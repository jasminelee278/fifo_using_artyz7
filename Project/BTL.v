==> flow/design.v <==
`timescale 1ns / 1ps
module BTL(
  input wire clk,  
  input wire rst,  
  input wire wr_en,  
  input wire rd_en,  
  input wire [7:0] data_in,  
  output reg [7:0] data_out,  
  output reg empty,  
  output reg full  
    );
parameter DEPTH = 8;
reg [7:0] mem [0 : DEPTH - 1];
reg [2:0] rd_idx = 0;
reg [2:0] wr_idx = 0;
always @(*) begin
  empty = (wr_idx == rd_idx);
  full = ((wr_idx + 1) % DEPTH == rd_idx);
end
always @(posedge clk) begin
  if (rst) begin
    wr_idx <= 0;
  end
  else if (wr_en && !full) begin
    mem[wr_idx] <= data_in;
    wr_idx <= (wr_idx + 1) % DEPTH;
  end
end
always @(posedge clk) begin
  if (rst) begin
    rd_idx <= 0;
  end
  else if (rd_en && !empty) begin
    data_out <= mem[rd_idx];
    rd_idx <= (rd_idx + 1) % DEPTH;
  end
end 
endmodule
; Tool chain data of BTL
; Tool output for the design above, in the order of the flow.
; Line numbers count from 1 in the design file above.
; A cell with n/a has no value.
[setup]
design = BTL
clock = clk
cell_library = sky130hd
corner = tt_025C_1v80

; After elaboration
; Yosys after proc, flatten, opt, wreduce and memory -nomap, before mapping. Enables and synchronous resets that opt folds into registers are not counted as muxes. Memory bits, and registers merged into a memory's read port (data or address), are not among the register bits. Print and check cells are not counted. Equal cells are merged and count once.
; Yosys's memory passes give these memory sizes; they may raise the number of words (mostly to a power of two), join words into wider ones and drop unused or constant bits.
[bits]
latchBits = 0
reg_bits = 6
clocked_rd_ports_x_width = 8
rom_bits = 0
ram_bits = 64
mem_count = 1
word_cells = 19
output_inout_bits = 10
in_bits = 12
[op_classes]
cmp = 0
div = 0
mux = 6
logic = 1
n_mul = 0
n_addsub = 2
n_eq = 2
reduce_and_logical = 5
n_shift = 0
[mem_list]
columns = name, size, width, rd, write_ports, line
row1 = mem, 8, 8, 1, 1, 13  ; reg [7:0] mem [0 : DEPTH - 1];
[op_table]
columns = cell, count
row1 = two-way mux 8 bit, 2
row2 = adder 3 x 1 -> 3 bit with constant B, 2
row3 = equality test 3 bit, 2
row4 = two-way mux 3 bit, 2
row5 = logical AND 1 bit, 2
row6 = logical NOT 1 bit, 2
row7 = AND reduction 2 bit, 1
row8 = two-way mux 1 bit, 2
row9 = inverter 1 bit, 1

; Longest topological paths
; Yosys ltp: most cells in a row. Word level: on the elaborated netlist, between registers, memories and ports. Mapped: between sequential cells and ports; inverters and the memories' decode and read muxes count.
[logic_depth]
ltp_word = 6
ABC_AREA = 0
depth_mapped = 5

; Mapped cells and area
; Source: synth_stat.txt of the flow (Yosys; design flattened, memories mapped). It holds for the ABC_AREA given above (unset counts as 0); a run with the other value may have another netlist.
; Totals and module areas in this step are rounded.
[mapped]
ffs = 78
stdcells = 184
yosys_area_um2 = 3200
n_buf = 8
seqArea_um2 = 2280
[by_type]
columns = type, count, area_total_um2
row1 = sky130_fd_sc_hd__edfxtp_1, 72, 2.16E+03
row2 = sky130_fd_sc_hd__mux4_2, 16, 360.346
row3 = sky130_fd_sc_hd__dfxtp_1, 6, 120.115
row4 = sky130_fd_sc_hd__nand2_1, 30, 112.608
row5 = sky130_fd_sc_hd__xor2_1, 4, 35.034
row6 = sky130_fd_sc_hd__o311ai_2, 2, 32.531
row7 = sky130_fd_sc_hd__nor2_1, 7, 26.275
row8 = sky130_fd_sc_hd__ha_1, 2, 25.024
row9 = sky130_fd_sc_hd__xor3_2, 1, 25.024
row10 = sky130_fd_sc_hd__or4_1, 3, 22.522
row11 = sky130_fd_sc_hd__o31a_1, 2, 17.517
row12 = sky130_fd_sc_hd__xnor2_2, 1, 16.266
row13 = sky130_fd_sc_hd__buf_4, 2, 15.014
row14 = sky130_fd_sc_hd__inv_1, 4, 15.014
row15 = sky130_fd_sc_hd__nand4_1, 2, 12.512
row16 = sky130_fd_sc_hd__nor4_1, 2, 12.512
row17 = sky130_fd_sc_hd__or3_1, 2, 12.512
row18 = sky130_fd_sc_hd__buf_6, 1, 11.261
; Not listed: further types 20, cells in them 25.

; Worst setup path after synthesis
; OpenSTA on the mapped netlist: ideal clock, no wires. The path of least setup slack (recovery checks aside). Input and output delay are each 20% of the period. Register names are those of the netlist, which keeps one name where synthesis merged equal registers.
[synth_timing]
path_type = flip-flop to flip-flop
start = reg wr_idx[0]
end = mem mem[1][0]
path_slack_ps = 2473
delay_ps = 2607
path_buffers = 0
t_first_pin_ps = 0
setup_ps = 395
driving_pins = 5
arrival_ps = 2212
tclk_ps = 5080
synth_period_reached_ps = 2607
; "delay_ps" is the arrival time less input delay plus setup time.
; "driving_pins" counts driving pins, that of a launching flip-flop among them; a cell with two outputs on the path counts twice.
; "synth_period_reached_ps" = period - worst setup slack (recovery checks aside). The figure is calculated, with input and output delays left at 20% of the set period.
; The rows between start and end are the longest chain of elaborated cells between them; the timing report does not say that the signal goes this way. Where chains are equally long, one stands for them.
; A line is the first line of the expression or statement that the cell stems from. Yosys adds cells for indexed reads and writes and turns some case tables into memories.
; The path ends at the enable pin of a flip-flop; only ways to that pin are counted.
[synth_via]
path_cell_list = sky130_fd_sc_hd__dfxtp_1 sky130_fd_sc_hd__ha_1 sky130_fd_sc_hd__xor2_1 sky130_fd_sc_hd__o311ai_2 sky130_fd_sc_hd__nor4_1
elab_chain_cells = 6
cells_between = 8
[synth_rtl]
columns = element, line
row1 = from (decl), 15  ; reg [2:0] wr_idx = 0;
row2 = from (assign), 22  ; wr_idx <= 0;
row3 = from (assign), 26  ; wr_idx <= (wr_idx + 1) % DEPTH;
row4 = adder 3 x 1 -> 3 bit, 18  ; full = ((wr_idx + 1) % DEPTH == rd_idx);
row5 = equality test 3 bit, 18
row6 = logical NOT 1 bit, 24  ; else if (wr_en && !full) begin
row7 = logical AND 1 bit, 24
row8 = two-way mux 3 bit, 24
row9 = two-way mux 3 bit, 21  ; if (rst) begin
row10 = to (decl), 13  ; reg [7:0] mem [0 : DEPTH - 1];

; Worst path after layout
; Path of least setup slack in the final report of record 1 (OpenROAD, finished layout, wires in). Where an end is a register, its clock arrival counts in the times.
; The report prints the path's times to 10 ps; the period is as set.
[layout_timing]
path_type = flip-flop to output port
start = reg wr_idx[0]
end = out full
t_first_pin_ps = 350
driving_pins = 6
path_buffers = 2
tclk_ps = 2810
arrival_ps = 2140
path_slack_ps = 110
; The rows between start and end are the longest chain of elaborated cells between them; the timing report does not say that the signal goes this way. Where chains are equally long, one stands for them.
[layout_via]
path_cell_list = sky130_fd_sc_hd__dfxtp_2 sky130_fd_sc_hd__ha_1 sky130_fd_sc_hd__xor2_1 sky130_fd_sc_hd__buf_4 sky130_fd_sc_hd__nor3_1 sky130_fd_sc_hd__clkdlybuf4s50_1
elab_chain_cells = 2
cells_between = 2
[layout_rtl]
columns = element, line
row1 = from (decl), 15  ; reg [2:0] wr_idx = 0;
row2 = from (assign), 22  ; wr_idx <= 0;
row3 = from (assign), 26  ; wr_idx <= (wr_idx + 1) % DEPTH;
row4 = adder 3 x 1 -> 3 bit, 18  ; full = ((wr_idx + 1) % DEPTH == rd_idx);
row5 = equality test 3 bit, 18
row6 = to (decl), 10  ; output reg full

; Module BTL, platform sky130hd: 2 stored runs of the flow (Yosys, OpenROAD) with differing settings, in no particular order. Input and output delays are each 20% of the period that was set; the output load is 0.01 pF.
; "clock_period_reached_ps" is the run's clock period less its worst setup slack. It is reckoned from that one timing run; input and output delays stay at 20% of the period that was set.
; "worst_setup_path_time_ps" = time allowed to the worst setup path (clock period - input delay - output delay, where it has them) - its slack; a late launch clock adds to it, a late capture clock takes from it.
; "power_total_mw": no workload was simulated; the value follows from the tool's default switching activity.
; "worst_setup_path_time_ps" is given in steps of 10 ps.
; The measured numbers are rounded.

[record 1: settings]
period_ns = 2.81
CORE_UTILIZATION = 41
SETUP_SLACK_MARGIN = -0.15
PLACE_DENSITY_LB_ADDON = 0.12
CORE_ASPECT_RATIO = 1.07
CELL_PAD_IN_SITES_DETAIL_PLACEMENT = 0
CTS_CLUSTER_SIZE = 63
CAP_MARGIN = 25
MIN_ROUTING_LAYER = met1
MAX_ROUTING_LAYER = met5
CORE_MARGIN = 2
SLEW_MARGIN = 20
[record 1: results]
ws_hold_ps = 606
power_total_mw = 3.08
fin_util_pct = 49.0
timing.setup.ws_ps = 107
finish.stdcell_area_um2 = 3720
die_um2 = 8520
clock_period_reached_ps = 2703
worst_setup_path_time_ps = 2140
worst_setup_path_type = flip-flop to output port
post_synth_area_um2 = 3200
total_negative_slack_ps = 0

[record 2: settings]
period_ns = 2.85
SETUP_SLACK_MARGIN = 0.59
CAP_MARGIN = 20
CORE_MARGIN = 2
CORE_UTILIZATION = 40
SLEW_MARGIN = 20
[record 2: results]
worst_setup_path_time_ps = 1600
worst_setup_path_type = flip-flop to output port
power_total_mw = 3.14
clock_period_reached_ps = 2172
timing.setup.ws_ps = 678
total_negative_slack_ps = 0
fin_util_pct = 50.1
finish.stdcell_area_um2 = 3870
die_um2 = 8730
post_synth_area_um2 = 3200
ws_hold_ps = 549
